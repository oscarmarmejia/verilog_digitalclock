==> flow/design.v <==
`timescale 1ns / 1ps
module secondTest(
input clk, 
output ledtest, pulse
    );
    reg [7:0] pwm=0;
    reg[28:0] count=0;
    reg pwmm;
    reg flag = 0;
    always @(posedge clk)
    begin
      count <= count+3;
      if(0 <   count && count <5_000_000)
     begin
      pwmm <= (pwm < 2)? 1:0;
      end 
      else if(20_000_001 <   count && count <10_000_000)
          begin
      pwmm <= (pwm < 4)? 1:0;
      end 
        else if(10_000_001 <   count && count <15_000_000)
          begin
      pwmm <= (pwm < 6)? 1:0;
      end 
            else if(15_000_001 <   count && count <20_000_000)
          begin
      pwmm <= (pwm < 8)? 1:0;
      end 
            else if(20_000_001 <   count && count <25_000_000)
          begin
      pwmm <= (pwm < 10)? 1:0;
      end 
          else if(25_000_001 <   count && count <30_000_000)
          begin
      pwmm <= (pwm < 12)? 1:0;
      end 
          else if(30_000_001 <   count && count <35_000_000)
          begin
      pwmm <= (pwm < 15)? 1:0;
      end 
          else if(35_000_001 <   count && count <40_000_000)
          begin
      pwmm <= (pwm < 17)? 1:0;
      end 
          else if(40_000_001 <   count && count <45_000_000)
          begin
      pwmm <= (pwm < 20)? 1:0;
      end 
          else if(45_000_001 <   count && count <50_000_000)
          begin
      pwmm <= (pwm < 23)? 1:0;
      end 
          else if(50_000_001 <   count && count <55_000_000)
          begin
      pwmm <= (pwm < 25)? 1:0;
      end 
          else if(55_000_001 <   count && count <60_000_000)
          begin
      pwmm <= (pwm < 35)? 1:0;
      end 
          else if(60_000_001 <   count && count <65_000_000)
          begin
      pwmm <= (pwm < 45)? 1:0;
      end 
          else if(65_000_001 <   count && count <70_000_000)
          begin
      pwmm <= (pwm < 55)? 1:0;
      end 
          else if(70_000_001 <   count && count <75_000_000)
          begin
      pwmm <= (pwm < 65)? 1:0;
      end 
          else if(75_000_001 <   count && count <80_000_000)
          begin
      pwmm <= (pwm < 75)? 1:0;
      end 
          else if(80_000_001 <   count && count <85_000_000)
          begin
      pwmm <= (pwm < 85)? 1:0;
      end 
          else if(85_000_001 <   count && count <90_000_000)
          begin
      pwmm <= (pwm < 95)? 1:0;
      end 
          else if(90_000_001 <   count && count <95_000_000)
          begin
      pwmm <= (pwm < 99)? 1:0;
      end 
          else if(95_000_001 <   count && count <100_000_000)
          begin
      pwmm <= (pwm < 99)? 1:0;
      end 
          else if(100_000_001 <   count && count <105_000_000)
          begin
      pwmm <= (pwm < 95)? 1:0;
      end 
          else if(105_000_001 <   count && count <110_000_000)
          begin
      pwmm <= (pwm < 85)? 1:0;
      end 
          else if(110_000_001 <   count && count <115_000_000)
          begin
      pwmm <= (pwm < 75)? 1:0;
      end 
          else if(115_000_001 <   count && count <120_000_000)
          begin
      pwmm <= (pwm < 65)? 1:0;
      end 
          else if(120_000_001 <   count && count <125_000_000)
          begin
      pwmm <= (pwm < 55)? 1:0;
      end
           else if(125_000_001 <   count && count <130_000_000)
          begin
      pwmm <= (pwm < 45)? 1:0;
      end 
          else if(130_000_001 <   count && count <135_000_000)
          begin
      pwmm <= (pwm < 35)? 1:0;
      end 
          else if(135_000_001 <   count && count <140_000_000)
          begin
      pwmm <= (pwm < 25)? 1:0;
      end 
          else if(140_000_001 <   count && count <145_000_000)
          begin
      pwmm <= (pwm < 22)? 1:0;
      end     
      else if(145_000_001 <   count && count <150_000_000)
          begin
      pwmm <= (pwm < 20)? 1:0;
      end 
          else if(150_000_001 <   count && count <155_000_000)
          begin
      pwmm <= (pwm < 17)? 1:0;
      end
           else if(155_000_001 <   count && count <160_000_000)
          begin
      pwmm <= (pwm < 15)? 1:0;
      end    
       else if(160_000_001 <   count && count <165_000_000)
          begin
      pwmm <= (pwm < 13)? 1:0;
      end     else if(165_000_001 <   count && count <170_000_000)
          begin
      pwmm <= (pwm < 10)? 1:0;
      end     else if(170_000_001 <   count && count <175_000_000)
          begin
      pwmm <= (pwm < 7)? 1:0;
      end     else if(175_000_001 <   count && count <180_000_000)
          begin
      pwmm <= (pwm < 5)? 1:0;
      end     else if(180_000_001 <   count && count <185_000_000)
          begin
      pwmm <= (pwm < 4)? 1:0;
      end     else if(185_000_001 <   count && count <190_000_000)
          begin
      pwmm <= (pwm < 2)? 1:0;
      end 
          else if(190_000_001 <   count && count <195_000_000)
          begin
      pwmm <= (pwm < 1)? 1:0;
      end 
      else
      begin
      pwmm <= 0;
      end
    if(count == 300_000_000 )
    begin
    count <= 0;
    flag <= 1;
    end
    else 
    begin
     flag <= 0;
    end 
    if(pwm < 100) pwm <= pwm+1;
    else pwm <= 0;
    end
    assign ledtest=pwmm;
   assign pulse = flag;
endmodule
## Tool chain data of secondTest

The steps from the RTL of secondTest to its reports follow in flow order.
Lines are those of the file above, counted from 1.
Operators carry their Yosys type and port widths (W data, S select, Z words).
Library cell names are shortened.
Not given: -

| design | value |
|---|---|
| design top | secondTest |
| clock | clk |
| cell library | sky130hd |
| library corner | tt_025C_1v80 |

## After elaboration

Yosys after proc, flatten, opt, wreduce and memory -nomap, before mapping. Enables and synchronous resets that opt folds into registers are not counted as muxes. Memory bits, and registers merged into a memory's read port (data or address), are not among the register bits. Print and check cells are not counted. Equal cells are merged and count once.

| storage and ports | value |
|---|---|
| register bits | 39 |
| input bits | 1 |
| output and inout port bits | 2 |
| word-level cells | 212 |

| operators by class | value |
|---|---|
| add/subtract/negate cells | 2 |
| magnitude comparators | 102 |
| equal/unequal tests | 1 |
| muxes and demuxes | 64 |
| reduce/logical cells | 39 |

Operator list:

| operator | count |
|---|---|
| $lt A27 B29 Y1 const A | 13 |
| $lt A29 B27 Y1 const B | 13 |
| $lt A29 B28 Y1 const B | 13 |
| $lt A28 B29 Y1 const A | 12 |
| $lt A26 B29 Y1 const A | 7 |
| $lt A29 B26 Y1 const B | 7 |
| $lt A25 B29 Y1 const A | 3 |
| $lt A29 B25 Y1 const B | 3 |
| $mux W1 | 64 |
| $lt A24 B29 Y1 const A | 2 |
| $lt A29 B24 Y1 const B | 2 |
| $lt A8 B7 Y1 const B | 6 |
| $lt A8 B4 Y1 const B | 5 |
| $lt A8 B5 Y1 const B | 5 |
| $logic_and A1 B1 Y1 | 39 |
| $lt A8 B3 Y1 const B | 4 |
| $lt A1 B29 Y1 const A | 1 |
| $add A29 B2 Y29 const B | 1 |
| $lt A29 B23 Y1 const B | 1 |
| $eq A29 B29 Y1 const B | 1 |
| $lt A8 B6 Y1 const B | 3 |
| $add A8 B1 Y8 const B | 1 |
| $lt A8 B1 Y1 const B | 1 |
| $lt A8 B2 Y1 const B | 1 |

## Depth

Longest topological path by Yosys (ltp), each cell counted once; first at word level (registers and memories cut), then after technology mapping (sequential cells cut; the memories' decode and read muxes count).

| logic depth | value |
|---|---|
| depth in word-level cells | 41 |
| ABC_AREA | 1 |
| depth in mapped cells | 30 |

## Mapped cells and area

Yosys stat after the flow's synthesis: flattened, memories mapped to cells. It holds for the ABC_AREA given above (unset counts as 0); a run with the other value may have another netlist.
Totals and module areas in this step are rounded.

| mapped netlist | value |
|---|---|
| mapped cells | 1,055 |
| mapped area | 5,610 um^2 |
| mapped flip-flops | 39 |
| buffer cells | 23 |

Cell types:

| type | count | area in all (um^2) |
|---|---|---|
| nor2_1 | 214 | 803.27 |
| dfxtp_1 | 39 | 780.749 |
| nand2_1 | 202 | 758.227 |
| inv_1 | 136 | 510.49 |
| a21oi_1 | 61 | 305.293 |
| o21ai_0 | 53 | 265.254 |
| nand3_1 | 49 | 245.235 |
| nor3_1 | 47 | 235.226 |
| nand4_1 | 37 | 231.472 |
| inv_2 | 33 | 123.869 |
| o211ai_1 | 16 | 120.115 |
| nor4_1 | 18 | 112.608 |
| xor2_1 | 12 | 105.101 |
| o2111ai_1 | 11 | 96.342 |
| a211oi_1 | 12 | 90.086 |
| nor2_2 | 14 | 87.584 |
| buf_2 | 16 | 80.077 |
| a221oi_1 | 7 | 61.309 |

Other cell types: 31; their cells: 78.

## Path before layout

OpenSTA on the mapped netlist: ideal clock, no wires. The path of least setup slack (recovery checks aside). Input and output delay are each 20% of the period. Register names are those of the netlist, which keeps one name where synthesis merged equal registers.

| timing post-synthesis | value |
|---|---|
| path type | reg2reg |
| start point | register count[26] |
| end point | register pwmm |
| period | 2.57 ns |
| launch time at the first pin | 0.000 ns |
| data arrival time | 2.398 ns |
| setup slack | 0.052 ns |
| delay of the path | 2.518 ns |
| stages | 27 |
| buffers on the path | 2 |
| synthesis period reached | 2.518 ns |

"delay of the path" = arrival - input delay + setup time.
"stages" counts driving pins, that of a launching flip-flop among them; a cell with two outputs on the path counts twice.
"synthesis period reached" is the clock period less the worst setup slack; recovery checks do not enter. This is arithmetic on one report: input and output delays are still those of the set period (20% each).
The rows between start and end are the longest chain of elaborated cells between them; the timing report does not say that the signal goes this way. Where chains are equally long, one stands for them.
A line is the first line of the expression or statement that the cell stems from. Yosys adds cells for indexed reads and writes and turns some case tables into memories.
A register here has more assigning lines than the two given.

| on the way, post-synthesis | value |
|---|---|
| cell sequence | dfxtp_1 buf_2 nor2_1 nand2_1 buf_2 nor2_2 inv_2 nor3_1 o21ai_0 nand4_1 nand4_1 nor2_1 nand4_1 nand2_1 nand4_1 nand2_1 nand4_1 nor2_1 nand4_1 nand2_1 nand3_1 nand2_1 nand4_1 nand2_1 nand4_1 nand2_1 nand3_1 |
| cells in the longest elaborated chain | 41 |
| elaborated cells between the ends (all ways) | 155 |
| those cells by class | compare (77); mux (39); reduce/logical (39) |

Ends and longest elaborated chain, post-synthesis:

| what | RTL line | RTL |
|---|---|---|
| start, declared | 7 | `reg[28:0] count=0;` |
| start, assigned | 12 | `count <= count+3;` |
| start, assigned | 170 | `count <= 0;` |
| $lt A28 B29 Y1 | 160 | `else if(190_000_001 <   count && count <195_000_000)` |
| $logic_and A1 B1 Y1 | 160 |  |
| $mux W1 | 160 |  |
| $mux W1 | 156 | `end     else if(185_000_001 <   count && count <190_000_000)` |
| $mux W1 | 153 | `end     else if(180_000_001 <   count && count <185_000_000)` |
| $mux W1 | 150 | `end     else if(175_000_001 <   count && count <180_000_000)` |
| $mux W1 | 147 | `end     else if(170_000_001 <   count && count <175_000_000)` |
| (+27 left out) | - |  |
| $mux W1 | 37 | `else if(30_000_001 <   count && count <35_000_000)` |
| $mux W1 | 33 | `else if(25_000_001 <   count && count <30_000_000)` |
| $mux W1 | 29 | `else if(20_000_001 <   count && count <25_000_000)` |
| $mux W1 | 25 | `else if(15_000_001 <   count && count <20_000_000)` |
| $mux W1 | 21 | `else if(10_000_001 <   count && count <15_000_000)` |
| $mux W1 | 17 | `else if(20_000_001 <   count && count <10_000_000)` |
| $mux W1 | 13 | `if(0 <   count && count <5_000_000)` |
| end, assigned | 15 | `pwmm <= (pwm < 2)? 1:0;` |
| end, assigned | 19 | `pwmm <= (pwm < 4)? 1:0;` |
| end, declared | 8 | `reg pwmm;` |

Ticket comment

secondTest on sky130hd: 2 stored runs with different settings, listed in no order. Input and output delays are each 20% of the period that was set; the output load is 0.01 pF.

## Flow run 1

==> flow/run.sh <==
#!/bin/bash
# the make line also repeats the synthesis and layout settings of config.mk as NAME=value (left out here)
make -C /OpenROAD-flow-scripts/flow DESIGN_CONFIG=/design/flow/config.mk WORK_HOME=/design/flow/orfs CLKGATE_MAP_FILE= finish
==> flow/config.mk <==
export PLATFORM = sky130hd
export DESIGN_NAME = secondTest
export DESIGN_NICKNAME = secondTest
export VERILOG_FILES = /design/flow/design.v
export SDC_FILE = /design/flow/constraint.sdc
export NUM_CORES = 4
export LEC_CHECK = 0
export ABC_AREA = 1
export CAP_MARGIN = 20
export CORE_MARGIN = 9
export CORE_UTILIZATION = 68
export CTS_CLUSTER_SIZE = 42
export GPL_TIMING_DRIVEN = 0
export MIN_ROUTING_LAYER = met1
export PLACE_DENSITY_LB_ADDON = 0.13
export SLEW_MARGIN = 25
==> flow/constraint.sdc <==
create_clock -name core_clock -period 3.12 [get_ports {clk}]
set_input_delay 0.6240 -clock core_clock [delete_from_list [all_inputs] [get_ports {clk}]]
set_output_delay 0.6240 -clock core_clock [all_outputs]
set_load 0.01 [all_outputs]

Flow run 1: unfinished; error GRT-0232 in routing

## Flow run 2

==> flow/run.sh <==
#!/bin/bash
# the make line also repeats the synthesis and layout settings of config.mk as NAME=value (left out here)
make -C /OpenROAD-flow-scripts/flow DESIGN_CONFIG=/design/flow/config.mk WORK_HOME=/design/flow/orfs CLKGATE_MAP_FILE= finish
==> flow/config.mk <==
export PLATFORM = sky130hd
export DESIGN_NAME = secondTest
export DESIGN_NICKNAME = secondTest
export VERILOG_FILES = /design/flow/design.v
export SDC_FILE = /design/flow/constraint.sdc
export NUM_CORES = 4
export LEC_CHECK = 0
export ABC_AREA = 0
export CAP_MARGIN = 40
export CELL_PAD_IN_SITES_DETAIL_PLACEMENT = 2
export CORE_MARGIN = 2
export CORE_UTILIZATION = 39
export CTS_CLUSTER_DIAMETER = 182
export PLACE_DENSITY_LB_ADDON = 0.04
export SLEW_MARGIN = 0
==> flow/constraint.sdc <==
create_clock -name core_clock -period 1.41 [get_ports {clk}]
set_input_delay 0.2820 -clock core_clock [delete_from_list [all_inputs] [get_ports {clk}]]
set_output_delay 0.2820 -clock core_clock [all_outputs]
set_load 0.01 [all_outputs]

Flow run 2: unfinished; error DPL-0033 in placement
