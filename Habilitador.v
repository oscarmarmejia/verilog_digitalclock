==> flow/design.v <==
`timescale 1ns / 1ps
module Habilitador(
input clk, 
output [3:0]out
    );
    reg [26:0]count = 0;
    reg [0:1]mov =0;
    reg [0:3]mov2 =7;
   always@(posedge clk)
  begin
   count = count+1;
   if(count == 100000)
   begin
   mov= mov+1;
   count = 0;
   end
   end
   always@(mov)
   begin
   case(mov)
   2'b00 : mov2<= 7;
    2'b01 : mov2<= 11;
  2'b10 : mov2<= 13;
    2'b11 : mov2<= 14;
default : mov2 <= 7;
  endcase
  end
    assign out = mov2;
endmodule
# Reports on Habilitador
# Tool output for the design above, in the order of the flow.
# Line numbers count from 1 in the design file above.
# Operators carry their Yosys type and port widths (W data, S select, Z words).
# Library cell names are shortened.
# Not given: n/a
dict set report design {
  design {Habilitador}
  clk_port {clk}
  library {sky130hd}
  pvt_corner {tt_025C_1v80}
}

# Word-level counts
# Counts by Yosys on the flattened word-level netlist (proc, flatten, opt, wreduce; memories kept). Register bits leave out memories and registers merged into their read ports (data or address); mux counts leave out enables and synchronous resets folded into registers. Print and check cells are left out. Cells with the same type and inputs are merged into one.
dict set report bits {
  inputBits 1
  output_inout_bits 4
  regBits 29
  word_cells 10
}
dict set report op_classes {
  reduce_and_logical 1
  n_addsub 2
  n_mux 1
  equal 4
}
# op n
set op_table {}
lappend op_table {{$add A27 B1 Y27 const B} 1}
lappend op_table {{$eq A27 B17 Y1 const B} 1}
lappend op_table {{$pmux W4 S4} 1}
lappend op_table {{$eq A2 B2 Y1 const B} 2}
lappend op_table {{$add A2 B1 Y2 const B} 1}
lappend op_table {{$eq A2 B1 Y1 const B} 1}
lappend op_table {{$logic_not A2 Y1} 1}

# Logic depth
# Yosys ltp: most cells in a row. Word level: on the elaborated netlist, between registers, memories and ports. Mapped: between sequential cells and ports; inverters and the memories' decode and read muxes count.
dict set report logic_depth {
  ltp_word 2
  ABC_AREA 0
  ltp_mapped 9
  mapped_depth_nobuf 7
}

# Synthesis result
# Source: synth_stat.txt of the flow (Yosys; design flattened, memories mapped). It holds for the ABC_AREA given above (unset counts as 0); a run with the other value may have another netlist.
# type n
set types {}
lappend types {dfxtp_1 27}
lappend types {xnor2_1 14}
lappend types {xor2_1 9}
lappend types {nand4_1 12}
lappend types {ha_1 5}
lappend types {edfxtp_1 2}
lappend types {nor4_1 8}
lappend types {and4_1 5}
lappend types {a21oi_1 8}
lappend types {nand3_1 8}
lappend types {inv_1 10}
lappend types {nand2_1 9}
lappend types {buf_2 6}
lappend types {nand4_4 1}
lappend types {or2_2 3}
lappend types {o31a_1 2}
lappend types {buf_4 2}
lappend types {nor2_1 4}
# Other cell types: 25; their cells: 30.
dict set report mapped {
  flip_flops 29
  mapped_area_um2 1531.5
  cell_count 165
  seq_area_um2 600.6
}

# Worst setup path after synthesis
# Path of least setup slack by OpenSTA after synthesis, without wires, with an ideal clock, recovery checks aside; 20% of the period is set as input and as output delay. Where synthesis merged equal registers, the netlist keeps one of their names.
dict set report synth_timing {
  path_kind {reg-to-reg}
  start {register count[0]}
  end {register mov[0]}
  n_path_buf 2
  path_delay_ns 2.521
  launch_ns 0.000
  slack_ns 0.219
  clock_period_ns 2.74
  stages 10
  required_time_ns 2.442
  setup_time_ns 0.298
  t_arrival_ns 2.223
  period_less_setup_slack_ns 2.521
}
# "path_delay_ns" is the arrival time less input delay plus setup time.
# "stages" counts driving pins, that of a launching flip-flop among them; a cell with two outputs on the path counts twice.
# "period_less_setup_slack_ns" is the clock period less the worst setup slack; recovery checks do not enter. This is arithmetic on one report: input and output delays are still those of the set period (20% each).
# Between the ends stands the longest chain of elaborated cells between them, by number of cells; it is not shown to be the way that was timed. Of several equally long chains one is given.
# A line is the first line of the expression or statement that the cell stems from. Yosys adds cells for indexed reads and writes and turns some case tables into memories.
dict set report synth_between {
  cell_sequence {dfxtp_1 ha_1 nand4_1 or3_1 buf_2 o31a_1 nor4_1 and4_1 buf_6 and2_1}
  elab_chain_len 2
}
# item line
set synth_rtl {}
lappend synth_rtl {{start: declaration} 6} ;# reg [26:0]count = 0;
lappend synth_rtl {{start: assignment} 11} ;# count = count+1;
lappend synth_rtl {{start: assignment} 15} ;# count = 0;
lappend synth_rtl {{$add A27 B1 Y27} 11}
lappend synth_rtl {{$eq A27 B17 Y1} 12} ;# if(count == 100000)
lappend synth_rtl {{end: assignment} 14} ;# mov= mov+1;
lappend synth_rtl {{end: declaration} 7} ;# reg [0:1]mov =0;

# Timing after layout
# From the final timing report of flow run A: the path of least setup slack in the routed layout; clock arrival at registers is part of the times.
dict set report layout_timing {
  path_kind {reg-to-reg}
  start {register count[0]}
  end {register mov[0]}
  t_arrival_ns 2.99
  clock_period_ns 3.8
  slack_ns 0.79
  n_path_buf 1
  stages 9
  launch_ns 0.28
  setup_time_ns 0.28
  required_time_ns 3.79
}
# Between the ends stands the longest chain of elaborated cells between them, by number of cells; it is not shown to be the way that was timed. Of several equally long chains one is given.
dict set report layout_between {
  cell_sequence {dfxtp_1 ha_1 nand4_1 nor3_1 o2111ai_1 a2111oi_0 and4_1 buf_6 and2_1}
  elab_chain_len 2
}
# item line
set layout_rtl {}
lappend layout_rtl {{start: declaration} 6} ;# reg [26:0]count = 0;
lappend layout_rtl {{start: assignment} 11} ;# count = count+1;
lappend layout_rtl {{start: assignment} 15} ;# count = 0;
lappend layout_rtl {{$add A27 B1 Y27} 11}
lappend layout_rtl {{$eq A27 B17 Y1} 12} ;# if(count == 100000)
lappend layout_rtl {{end: assignment} 14} ;# mov= mov+1;
lappend layout_rtl {{end: declaration} 7} ;# reg [0:1]mov =0;

Subject: flow runs of Habilitador

Hi,

Module Habilitador, platform sky130hd: 2 stored runs of the flow (Yosys, OpenROAD) with differing settings, in no particular order. Input and output delays are each 20% of the period that was set; the output load is 0.01 pF.
"achieved_period_ns" is the run's clock period less its worst setup slack. It is reckoned from that one timing run; input and output delays stay at 20% of the period that was set.
"critical_path_time_ns": the worst setup path's part of the clock period (all of it between registers, 20% less for each end at a port) less its slack. A launch clock that arrives late makes it longer, a capture clock that arrives late makes it shorter.
"total_power_uw" rests on the timing tool's default activity at the inputs, not on a simulated workload.

[flow] flow run A: files
==> flow/run.sh <==
#!/bin/bash
# the make line also repeats the synthesis and layout settings of config.mk as NAME=value (left out here)
make -C /OpenROAD-flow-scripts/flow DESIGN_CONFIG=/design/flow/config.mk WORK_HOME=/design/flow/orfs CLKGATE_MAP_FILE= finish
==> flow/config.mk <==
export PLATFORM = sky130hd
export DESIGN_NAME = Habilitador
export DESIGN_NICKNAME = Habilitador
export VERILOG_FILES = /design/flow/design.v
export SDC_FILE = /design/flow/constraint.sdc
export NUM_CORES = 4
export LEC_CHECK = 0
export CAP_MARGIN = 20
export CORE_ASPECT_RATIO = 0.57
export CORE_MARGIN = 3
export CORE_UTILIZATION = 34
export GPL_TIMING_DRIVEN = 0
export PLACE_DENSITY = 0.72
export SLEW_MARGIN = 40
==> flow/constraint.sdc <==
create_clock -name core_clock -period 3.8 [get_ports {clk}]
set_input_delay 0.7600 -clock core_clock [delete_from_list [all_inputs] [get_ports {clk}]]
set_output_delay 0.7600 -clock core_clock [all_outputs]
set_load 0.01 [all_outputs]

[flow] flow run A: metrics
[metrics] synth_chip_area_um2 = 1531.5
[metrics] hold_worst_slack_ns = 0.480
[metrics] worstSetupSlack_ns = 0.794
[metrics] total_power_uw = 558.6
[metrics] critical_path_time_ns = 3.01
[metrics] timing.worst_path_kind = reg-to-reg
[metrics] finish.stdcell_area_um2 = 1729.2
[metrics] achieved_period_ns = 3.006
[metrics] design.die.area_um2 = 5377.7

[flow] flow run B: files
==> flow/run.sh <==
#!/bin/bash
# the make line also repeats the synthesis and layout settings of config.mk as NAME=value (left out here)
make -C /OpenROAD-flow-scripts/flow DESIGN_CONFIG=/design/flow/config.mk WORK_HOME=/design/flow/orfs CLKGATE_MAP_FILE= finish
==> flow/config.mk <==
export PLATFORM = sky130hd
export DESIGN_NAME = Habilitador
export DESIGN_NICKNAME = Habilitador
export VERILOG_FILES = /design/flow/design.v
export SDC_FILE = /design/flow/constraint.sdc
export NUM_CORES = 4
export LEC_CHECK = 0
export CAP_MARGIN = 20
export CELL_PAD_IN_SITES_DETAIL_PLACEMENT = 2
export CELL_PAD_IN_SITES_GLOBAL_PLACEMENT = 3
export CORE_ASPECT_RATIO = 1.1
export CORE_MARGIN = 2
export CORE_UTILIZATION = 55
export CTS_CLUSTER_SIZE = 65
export MIN_ROUTING_LAYER = met2
export PLACE_DENSITY_LB_ADDON = 0.29
export SLEW_MARGIN = 20
export TNS_END_PERCENT = 70
==> flow/constraint.sdc <==
create_clock -name core_clock -period 2.93 [get_ports {clk}]
set_input_delay 0.5860 -clock core_clock [delete_from_list [all_inputs] [get_ports {clk}]]
set_output_delay 0.5860 -clock core_clock [all_outputs]
set_load 0.01 [all_outputs]

[flow] flow run B: did not finish, placement stopped with FLW-0024

Regards
